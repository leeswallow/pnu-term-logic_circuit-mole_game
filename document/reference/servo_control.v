==> flow/design.v <==
module servo_control(
    input wire clk,
    input wire rst,
    input wire l_ctrl,
    input wire r_ctrl,
    output wire servo
);
    localparam integer FRAME_TICKS = 100;  
    localparam integer MIN_PULSE_TICKS = 7;    
    localparam integer MAX_PULSE_TICKS = 23;   
    localparam integer PULSE_STEP = 1;
    reg [16:0] cnt;
    reg [16:0] pulse;
    always @(posedge clk or posedge rst) begin
        if (rst) begin
            cnt <= 17'd0;
            pulse <= MIN_PULSE_TICKS;
        end
        else if (cnt == FRAME_TICKS - 1) begin
            cnt <= 17'd0;
            if (l_ctrl && !r_ctrl && pulse > MIN_PULSE_TICKS) begin
                pulse <= pulse - PULSE_STEP;  
            end
            else if (!l_ctrl && r_ctrl && pulse < MAX_PULSE_TICKS) begin
                pulse <= pulse + PULSE_STEP;  
            end
        end
        else begin
            cnt <= cnt + 17'd1;
        end
    end
    assign servo = (cnt < pulse);
endmodule
======== Reports on servo_control ========
What the tools print for servo_control, step after step.
Lines are those of the file above, counted from 1.
Operators carry their Yosys type and port widths (W data, S select, Z words).
Cell names lack the library's common part.
The mark -- stands for no value.
set-up
  top module .............................. servo_control
  clock port .............................. clk
  library ................................. sky130hd
  library corner .......................... tt_025C_1v80

======== Word-level counts ========
Source: Yosys, flattened and elaborated, memories not mapped. Widths are those after wreduce. Registers that Yosys merges into a memory's read port (data or address) are not register bits. Print and check cells do not count. Equal cells are merged and count once.
bit counts
  input bits .............................. 4
  register bits after elaboration ......... 34
  word-level cells ........................ 20
  output and inout bits ................... 1
operators by class
  mux-type cells .......................... 3
  reduce/logical cells .................... 8
  eq/ne operators ......................... 1
  add/sub/neg operators ................... 3
  $lt $le $gt $ge ......................... 3
operator list
  operator                 count
  $mux W17                 3
  $add A17 B1 Y17 const B  2
  $sub A17 B1 Y17 const B  1
  $lt A17 B17 Y1           1
  $gt A17 B3 Y1 const B    1
  $lt A17 B5 Y1 const B    1
  $eq A17 B7 Y1 const B    1
  $logic_and A1 B1 Y1      4
  $logic_not A1 Y1         2
  $reduce_and A2 Y1        1
  $reduce_bool A2 Y1       1

======== Depth ========
Longest topological path by Yosys (ltp), each cell counted once; first at word level (registers and memories cut), then after technology mapping (sequential cells cut; the memories' decode and read muxes count).
logic depth
  word-level depth ........................ 5
  ABC_AREA ................................ 0
  mapped depth ............................ 10
  gate-level depth less buffers ........... 9

======== After synthesis ========
Source: synth_stat.txt of the flow (Yosys; design flattened, memories mapped). It holds for the ABC_AREA given above (unset counts as 0); a run with the other value may have another netlist.
mapped netlist
  mapped cells ............................ 282
  cell area after synthesis ............... 2573.7 um2
  flip-flops .............................. 34
cells by type
  cell type  count  total area (um2)
  dfrtp_1    31     775.744
  ha_1       32     400.384
  xnor2_1    18     157.651
  nand2_1    31     116.362
  a21o_1     12     90.086
  o21ai_0    18     90.086
  dfstp_2    3      78.826
  xor2_1     9      78.826
  inv_1      20     75.072
  nor2_1     18     67.565
  a21oi_1    13     65.062
  nand3_1    9      45.043
  o21a_1     4      30.029
  a221oi_1   3      26.275
  and3_1     4      25.024
  nand4_1    4      25.024
  nor4_1     4      25.024
  or3_1      4      25.024
Other cell types: 33; their cells: 45.

======== Worst setup path after synthesis ========
Source: OpenSTA report_checks on the synthesized netlist (no wires, ideal clock, input and output delay 20% of the period each), path of least setup slack; recovery checks are left aside. Register names are those of the netlist, which keeps one name where synthesis merged equal registers.
timing path post-synthesis
  path kind ............................... input port to flip-flop
  from .................................... in r_ctrl
  to ...................................... reg pulse[16]
  period .................................. 5590 ps
  external input delay .................... 1118 ps
  stages on the path ...................... 10
  delay of the path ....................... 2884 ps
  path slack .............................. 1588 ps
  time at the first pin ................... 1118 ps
  data arrival time ....................... 3922 ps
  synthesis period reached ................ 4002 ps
"delay of the path" = arrival - input delay + setup time.
"stages on the path" counts driving pins, that of a launching flip-flop among them; a cell with two outputs on the path counts twice.
"synthesis period reached" = period - worst setup slack (recovery checks aside). The figure is calculated, with input and output delays left at 20% of the set period.
The rows between start and end are the longest chain of elaborated cells between them; the timing report does not say that the signal goes this way. Where chains are equally long, one stands for them.
Each line given opens the expression or statement behind the cell; cells for indexed reads and writes are added by Yosys, which also makes memories of some case tables.
At most two assigning lines are given for a register; there are more.
on the way, post-synthesis
  cell sequence ........................... nand2b_1 > a41oi_1 > ha_1 > clkbuf_1 > a21o_1 > a221oi_1 > o21ai_0 > a221oi_1 > mux2i_1 > xnor2_1
  cells in the longest elaborated chain ... 5
RTL lines, path post-synthesis
  item                              RTL line  source
  start, declared                   5         input wire r_ctrl,
  $logic_not A1 Y1                  21        if (l_ctrl && !r_ctrl && pulse > MIN_PULSE_TICKS) begin
  $logic_and A1 B1 Y1 (2 in a row)  21
  $reduce_bool A2 Y1                --
  $reduce_and A2 Y1                 --
  end, assigned                     22        pulse <= pulse - PULSE_STEP;
  end, assigned                     25        pulse <= pulse + PULSE_STEP;
  end, declared                     13        reg [16:0] pulse;

======== Worst path after layout ========
Path of least setup slack in the final report of entry A (OpenROAD, finished layout, wires in). Where an end is a register, its clock arrival counts in the times.
The report prints the path's times to 10 ps; the period is as set.
timing path post-layout
  path kind ............................... flip-flop to flip-flop
  from .................................... reg pulse[7]
  to ...................................... reg pulse[12]
  data arrival time ....................... 3400 ps
  time at the first pin ................... 290 ps
  path slack .............................. -440 ps
  period .................................. 2810 ps
  stages on the path ...................... 14
The rows between start and end are the longest chain of elaborated cells between them; the timing report does not say that the signal goes this way. Where chains are equally long, one stands for them.
At most two assigning lines are given for a register; there are more.
on the way, post-layout
  cell sequence ........................... dfrtp_1 > buf_6 > nor4_4 > a41oi_4 > buf_6 > buf_4 > ha_4 > o21ai_1 > o21a_1 > buf_4 > o31a_1 > o21bai_1 > xnor2_1 > o21ai_1
  cells in the longest elaborated chain ... 4
RTL lines, path post-layout
  item                 RTL line  source
  start, declared      13        reg [16:0] pulse;
  start, assigned      22        pulse <= pulse - PULSE_STEP;
  start, assigned      25        pulse <= pulse + PULSE_STEP;
  $lt A17 B5 Y1        24        else if (!l_ctrl && r_ctrl && pulse < MAX_PULSE_TICKS) begin
  $logic_and A1 B1 Y1  24
  $mux W17             24
  $mux W17             21        if (l_ctrl && !r_ctrl && pulse > MIN_PULSE_TICKS) begin
  end, assigned        22
  end, assigned        25
  end, declared        13

Ticket comment

Top module servo_control; platform sky130hd; tools Yosys and OpenROAD; 2 stored runs in no particular order. Input and output delays are each 20% of the period that was set; the output load is 0.01 pF.
"reached clock period" means the clock period less the worst setup slack. The figure is calculated, with input and output delays left at 20% of the set period.
"time on the worst setup path": the worst setup path's part of the clock period (all of it between registers, 20% less for each end at a port) less its slack. A launch clock that arrives late makes it longer, a capture clock that arrives late makes it shorter.
"power consumption": no workload was simulated; the value follows from the tool's default switching activity.
"time on the worst setup path" is known to 10 ps.

======== entry A ========
==> flow/run.sh <==
#!/bin/bash
# the make line also repeats the synthesis and layout settings of config.mk as NAME=value (left out here)
make -C /OpenROAD-flow-scripts/flow DESIGN_CONFIG=/design/flow/config.mk WORK_HOME=/design/flow/orfs CLKGATE_MAP_FILE= finish
==> flow/config.mk <==
export PLATFORM = sky130hd
export DESIGN_NAME = servo_control
export DESIGN_NICKNAME = servo_control
export VERILOG_FILES = /design/flow/design.v
export SDC_FILE = /design/flow/constraint.sdc
export NUM_CORES = 4
export LEC_CHECK = 0
export CAP_MARGIN = 20
export CELL_PAD_IN_SITES_GLOBAL_PLACEMENT = 1
export CORE_MARGIN = 2
export CORE_UTILIZATION = 53
export GPL_ROUTABILITY_DRIVEN = 1
export PLACE_DENSITY_LB_ADDON = 0.25
export SETUP_SLACK_MARGIN = 0.0
export SLEW_MARGIN = 20
==> flow/constraint.sdc <==
create_clock -name core_clock -period 2.81 [get_ports {clk}]
set_input_delay 0.5620 -clock core_clock [delete_from_list [all_inputs] [get_ports {clk}]]
set_output_delay 0.5620 -clock core_clock [all_outputs]
set_load 0.01 [all_outputs]

-------- measured, entry A --------
  chip area in the Yosys report ........... 2573.7 um2
  setup slack of the worst path ........... -436 ps
  worst hold slack in the final report .... 526 ps
  total die area .......................... 5429.5 um2
  power consumption ....................... 1.029 mW
  time on the worst setup path ............ 3250 ps
  critical path type ...................... flip-flop to flip-flop
  reached clock period .................... 3246 ps
  final setup TNS ......................... -2802 ps
  utilization of the finished layout ...... 79.3 %
  standard-cell area after layout ......... 3719.8 um2

======== entry B ========
==> flow/run.sh <==
#!/bin/bash
# the make line also repeats the synthesis and layout settings of config.mk as NAME=value (left out here)
make -C /OpenROAD-flow-scripts/flow DESIGN_CONFIG=/design/flow/config.mk WORK_HOME=/design/flow/orfs CLKGATE_MAP_FILE= finish
==> flow/config.mk <==
export PLATFORM = sky130hd
export DESIGN_NAME = servo_control
export DESIGN_NICKNAME = servo_control
export VERILOG_FILES = /design/flow/design.v
export SDC_FILE = /design/flow/constraint.sdc
export NUM_CORES = 4
export LEC_CHECK = 0
export ABC_AREA = 0
export CAP_MARGIN = 20
export CELL_PAD_IN_SITES_GLOBAL_PLACEMENT = 0
export CORE_ASPECT_RATIO = 1.63
export CORE_MARGIN = 2
export CORE_UTILIZATION = 70
export SLEW_MARGIN = 0
==> flow/constraint.sdc <==
create_clock -name core_clock -period 2.18 [get_ports {clk}]
set_input_delay 0.4360 -clock core_clock [delete_from_list [all_inputs] [get_ports {clk}]]
set_output_delay 0.4360 -clock core_clock [all_outputs]
set_load 0.01 [all_outputs]

-------- entry B --------
  unfinished; error DPL-0038 in clock tree synthesis
